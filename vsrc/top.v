==> flow/design.v <==
module alu (
    input rst,
    input clk,
    input        sign,
    input  [3:0] op,
    input  [3:0] data1,
    input  [3:0] data2,
    output reg [7:0] o,  
    output reg       busy
);
    reg reg_busy;
    reg [9:0] reg_o;
    reg [2:0] reg_calc_cnt;
    reg [4:0] M, M_comp;
    reg [1:0] reg_state;
    reg [7:0] reg_data1_ext;
    reg [7:0] reg_data2_ext;
    always @(posedge clk) begin 
        if (rst) begin
            reg_busy <= 1'b0;
            reg_o <= 10'd0;
            reg_calc_cnt <= 3'd0;
            reg_state <= 2'd0;
            {M, M_comp} <= {5'd0, 5'd0};
        end
        case (op)
            4'b1000: begin
                reg_o[4:0] <= data1 + data2;
            end 
            4'b0100: begin
                reg_o[4:0] <= data1 - data2;
            end
            4'b0010: begin
                case (reg_state)
                    2'd0: begin
                        {M, M_comp} <= {{data1[3], data1}, ~{data1[3], data1} + 1'b1};
                        reg_o <= {5'd0, data2, 1'b0};
                        reg_state <= reg_state + 1'b1;
                        reg_calc_cnt <=  3'd0;
                        reg_busy <= 1'b1;
                    end 
                    2'd1: begin
                        if (reg_calc_cnt == 3'd4) begin
                            reg_busy <= 1'b0;
                            reg_o <= {reg_o[9], reg_o[9:1]};
                            reg_state <= reg_state - 1'd1;
                        end
                        else if(reg_o[1:0] == 2'b01) begin
                            reg_o <= {reg_o[9:5] + M, reg_o[4:0]};
                            reg_state <= reg_state + 1'd1;
                        end
                        else if(reg_o[1:0] == 2'b10) begin
                            reg_o <= {reg_o[9:5] + M_comp, reg_o[4:0]};
                            reg_state <= reg_state + 1'd1;
                        end
                        else begin
                            reg_state <= reg_state + 1'd1;
                        end
                    end
                    2'd2: begin
                        reg_o <= {reg_o[9], reg_o[9:1]};
                        reg_calc_cnt <= reg_calc_cnt + 1'd1;
                        reg_state <= reg_state - 1'd1;
                    end
                    2'd3: begin
                        reg_state <= 2'd0;
                    end 
                endcase
            end
            4'b0001: begin
                case(reg_state)
                    2'd0: begin
                        reg_o <= 10'd0;
                        if (sign && data1[3]) begin
                            reg_data1_ext <= {4'd0, ~data1 + 1'b1};
                        end
                        else begin
                            reg_data1_ext <= {4'd0, data1};
                        end
                        if (sign && data2[3]) begin
                            reg_data2_ext <= {~data2 + 1'b1, 4'd0};
                        end
                        else begin
                            reg_data2_ext <= {data2, 4'd0};
                        end
                        reg_busy <= 1'b1;
                        reg_calc_cnt <= 3'd0;
                        if (data2 == 0) begin
                            reg_state <= reg_state + 2'd3;
                        end else begin
                            reg_state <= reg_state + 1'b1;
                        end
                    end
                    2'd1: begin
                        if (reg_calc_cnt == 3'd4) begin
                            if (sign && (data1[3] ^ data2[3])) begin
                                reg_o[7:4] <=  ~reg_o[3:0] + 1'b1;
                            end else begin
                                reg_o[7:4] <=  reg_o[3:0];
                            end
                            if (sign && (data1[3] ^ reg_data1_ext[7])) begin
                                reg_o[3:0] <= ~reg_data1_ext[7:4]+1'b1;
                            end else begin
                                reg_o[3:0] <= reg_data1_ext[7:4];
                            end
                            reg_o[9:8] <= 2'd0;
                            reg_busy <= 1'b0;
                            reg_calc_cnt <= 3'd0;
                            reg_state <= 2'd0;
                        end
                        else begin
                            reg_data1_ext <= {reg_data1_ext[6:0], 1'b0};
                            reg_o <= {reg_o[8:0], 1'b0};
                            reg_state <= reg_state + 1'b1;
                        end
                    end
                    2'd2: begin
                        if (reg_data1_ext >= reg_data2_ext) begin
                            reg_data1_ext <= reg_data1_ext - reg_data2_ext;
                            reg_o[0] <= 1'b1;
                            reg_calc_cnt <= reg_calc_cnt + 1'b1;
                            reg_state <= reg_state - 1'b1;
                        end
                        else begin
                            reg_data1_ext <= reg_data1_ext;
                            reg_o[0] <= 1'b0;
                            reg_calc_cnt <= reg_calc_cnt + 1'b1;
                            reg_state <= reg_state - 1'b1;
                        end
                    end
                    2'd3: begin
                        reg_o <= 10'd0;
                        reg_busy <= 1'b0;
                        reg_calc_cnt <= 3'd0;
                        reg_state <= 2'd0;
                    end
                endcase
            end
            default: begin
            end 
        endcase
    end
    assign busy = reg_busy;
    assign o = reg_o[7:0];
endmodule
module top (
    input clk,
    input rst,
    input [3:0] a,
    input [3:0] b,
    input [3:0] op,
    output [7:0] o,
    output wire busy
);
    alu alu_t(
        .clk(clk),
        .rst(rst),
        .sign(1),
        .data1 (a),
        .data2 (b),
        .op(op),
        .busy(busy),
        .o(o)
    );
endmodule
* From RTL to reports: top
The steps from the RTL of top to its reports follow in flow order.
Lines are those of the file above, counted from 1.
Cell names lack the library's common part.
Not given: -
- Top module :: top
- Clock input :: clk
- Library :: sky130hd
- Corner :: tt_025C_1v80

* Elaborated design
Yosys after proc, flatten, opt, wreduce and memory -nomap, before mapping. Memory bits, and registers merged into a memory's read port (data or address), are not among the register bits. Print and check cells are not counted.
- Register bits :: 42
- Bits of input ports :: 14
- Output and inout bits :: 9
- Elaborated cells :: 131
- $add $sub $neg :: 14
- Order comparisons :: 1
- Eq/ne operators :: 16
- Mux-type cells :: 73
- Bitwise logic cells :: 7
- Reduce/logical cells :: 9
** Operators by type and width (count)
- 2-to-1 mux 3 bit :: 14
- case mux 3 bit (select 2 bit) :: 5
- 2-to-1 mux 5 bit :: 6
- case mux 3 bit (select 3 bit) :: 3
- case mux 8 bit (select 3 bit) :: 1
- 2-to-1 mux 2 bit :: 9
- adder 4 x 1 -> 4 bit with constant B :: 4
- NOT 4 bit :: 4
- case mux 2 bit (select 4 bit) :: 2
- 2-to-1 mux 8 bit :: 2
- 2-to-1 mux 1 bit :: 15
- case mux 3 bit (select 4 bit) :: 1
- case mux 2 bit (select 2 bit) :: 3
- case mux 1 bit (select 3 bit) :: 4
- adder 5 bit :: 2
- inequality test 4 x 3 -> 1 bit with constant B :: 2
- subtractor 8 bit :: 1
- >= comparator 8 bit :: 1
- case mux 1 bit (select 4 bit) :: 2
- 2-to-1 mux 7 bit :: 1
- equality test 2 bit with constant B :: 3
- AND reduction 2 bit :: 3
- nonzero test 3 bit :: 2
- case mux 2 bit (select 3 bit) :: 1
- case mux 1 bit (select 2 bit) :: 3
- adder 4 x 4 -> 5 bit :: 1
- subtractor 4 x 4 -> 5 bit :: 1
- adder 5 x 1 -> 5 bit with constant B :: 1
Not listed: further kinds 20, cells in them 23.

* Longest topological paths
Depth = most cells in a row (Yosys ltp): at word level without a register or memory, in the mapped netlist without a sequential cell, where the memories' decode and read muxes count.
- Depth in word-level cells :: 6
- ABC_AREA :: 0
- Depth in mapped cells :: 9

* Netlist
Source: synth_stat.txt of the flow (Yosys; design flattened, memories mapped). It holds for the ABC_AREA given above (unset counts as 0); a run with the other value may have another netlist.
The area totals of this step are shown rounded.
** Cell types (count)
- edfxtp_1 :: 20
- ha_1 :: 35
- dfxtp_1 :: 18
- o21ai_0 :: 27
- nand2_1 :: 33
- fa_1 :: 5
- inv_1 :: 26
- xnor2_1 :: 11
- nor2_1 :: 25
- xor2_1 :: 10
- a21oi_1 :: 17
- nor2b_1 :: 11
- a22o_1 :: 7
- a22oi_1 :: 8
- buf_4 :: 8
- nand3b_1 :: 7
- nor4b_4 :: 2
- a21o_1 :: 6
Not listed: further types 41, cells in them 102.
- Standard cells after synthesis :: 378
- Synthesis area :: 3350 µm²
- Flip-flops :: 38
- Buffers :: 24
The figures by module come from a second, unflattened synthesis with its own total; it is not the netlist above.
- Cells (unflattened synthesis) :: 403
- Area total of the unflattened synthesis :: 3440 µm²
Rows give one instance, submodules left out.
** Modules
- alu :: instances 1, cells 402, area 3430 µm²
- top :: instances 1, cells 1, area 3.8 µm²

* Worst setup path after synthesis
Path of least setup slack by OpenSTA after synthesis, without wires, with an ideal clock, recovery checks aside; 20% of the period is set as input and as output delay. Where synthesis merged equal registers, the netlist keeps one of their names.
- Path type :: input to register
- Start :: input op[2]
- End :: register alu_t.reg_data1_ext[4]
- Period :: 2.35 ns
- Input delay :: 0.470 ns
- Arrival time :: 1.979 ns
- Path slack :: -0.019 ns
- Path delay :: 1.899 ns
- Stages :: 3
- Period reached after synthesis :: 2.369 ns
"path delay" is the arrival time less input delay plus setup time.
"stages" counts driving pins, that of a launching flip-flop among them; a cell with two outputs on the path counts twice.
"period reached after synthesis" = period - worst setup slack (recovery checks aside). The figure is calculated, with input and output delays left at 20% of the set period.
The rows between start and end are the longest chain of elaborated cells between them; the timing report does not say that the signal goes this way. Where chains are equally long, one stands for them.
Each line given opens the expression or statement behind the cell; cells for indexed reads and writes are added by Yosys, which also makes memories of some case tables.
A register here has more assigning lines than the two given.
- Cells stage by stage :: buf_2 > or4b_4 > a2111oi_0
- Length of the longest elaborated chain :: 2
- Elaborated cells between the ends (all ways) :: 2
- Those cells by class :: 1 x eq/ne; 1 x reduce/logical
** RTL lines, path post-synthesis
- from (decl) :: line 151 : input [3:0] op,
- equality test 4 x 1 -> 1 bit :: line 26 : case (op)
- AND reduction 4 bit
- to (assign) :: line 75 : reg_data1_ext <= {4'd0, ~data1 + 1'b1};
- to (assign) :: line 78 : reg_data1_ext <= {4'd0, data1};
- to (decl) :: line 16 : reg [7:0] reg_data1_ext;

* Path in the finished layout
From the final timing report of run A: the path of least setup slack in the routed layout; clock arrival at registers is part of the times.
- Path type :: input to register
- Start :: input op[0]
- End :: register alu_t.reg_data1_ext[0]
- Period :: 3.74 ns
- Input delay :: 0.75 ns
- Arrival time :: 2.70 ns
- Path slack :: 0.96 ns
- Stages :: 5
The rows between start and end are the longest chain of elaborated cells between them; the timing report does not say that the signal goes this way. Where chains are equally long, one stands for them.
A register here has more assigning lines than the two given.
- Cells stage by stage :: clkdlybuf4s50_1 > nor4b_4 > buf_4 > nand2_1 > nor3_1
- Length of the longest elaborated chain :: 2
- Elaborated cells between the ends (all ways) :: 2
- Those cells by class :: 1 x eq/ne; 1 x reduce/logical
** RTL lines, path post-layout
- from (decl) :: line 151 : input [3:0] op,
- equality test 4 x 1 -> 1 bit :: line 26 : case (op)
- AND reduction 4 bit
- to (assign) :: line 75 : reg_data1_ext <= {4'd0, ~data1 + 1'b1};
- to (assign) :: line 78 : reg_data1_ext <= {4'd0, data1};
- to (decl) :: line 16 : reg [7:0] reg_data1_ext;

Subject: top on sky130hd, stored results

Hello all,

Flow measurements of top on sky130hd: 2 stored runs with different settings, listed in no order. Input and output delays are each 20% of the period that was set; the output load is 0.01 pF.
By "period achieved" is meant the clock period of the run minus its worst setup slack. This is arithmetic on one report: input and output delays are still those of the set period (20% each).
"worst setup path time" means the part of the period allowed to the worst setup path (the constraints hold back 20% at inputs and 20% at outputs) less its slack; where the path has registers, the arrival times of their clocks count too.
"total power after layout": no workload was simulated; the value follows from the tool's default switching activity.
Measured values are rounded.

** Run A
- Settings :: period_ns=3.74; CORE_UTILIZATION=23; SETUP_SLACK_MARGIN=-0.32; PLACE_DENSITY_LB_ADDON=0.2; CORE_MARGIN=9; CELL_PAD_IN_SITES_GLOBAL_PLACEMENT=3; TNS_END_PERCENT=35; CTS_CLUSTER_SIZE=34; CTS_CLUSTER_DIAMETER=31; CAP_MARGIN=20; SLEW_MARGIN=20
- Summed negative setup slack :: 0.000 ns
- Worst setup path time :: 2.03 ns
- Critical path type :: input to register
- Worst setup slack after layout :: 0.961 ns
- Chip area in the Yosys report :: 3350 µm²
- Period achieved :: 2.779 ns
- Standard-cell area after layout :: 3850 µm²
- Worst hold slack after layout :: 0.488 ns
- Area inside the die boundary :: 19200 µm²
- Total power after layout :: 1.18 mW
- Utilization in the final report :: 0.274

** Run B
- Settings :: period_ns=1.88; CORE_UTILIZATION=39; SETUP_SLACK_MARGIN=0.24; PLACE_DENSITY=0.68; CELL_PAD_IN_SITES_GLOBAL_PLACEMENT=1; CTS_CLUSTER_DIAMETER=354; SLEW_MARGIN=30; CAP_MARGIN=20; CORE_MARGIN=2
- Summed negative setup slack :: -0.732 ns
- Worst setup path time :: 1.99 ns
- Critical path type :: register to register
- Worst setup slack after layout :: -0.109 ns
- Chip area in the Yosys report :: 3350 µm²
- Period achieved :: 1.989 ns
- Standard-cell area after layout :: 5380 µm²
- Worst hold slack after layout :: 0.468 ns
- Area inside the die boundary :: 9350 µm²
- Total power after layout :: 2.60 mW
- Utilization in the final report :: 0.652

Thanks
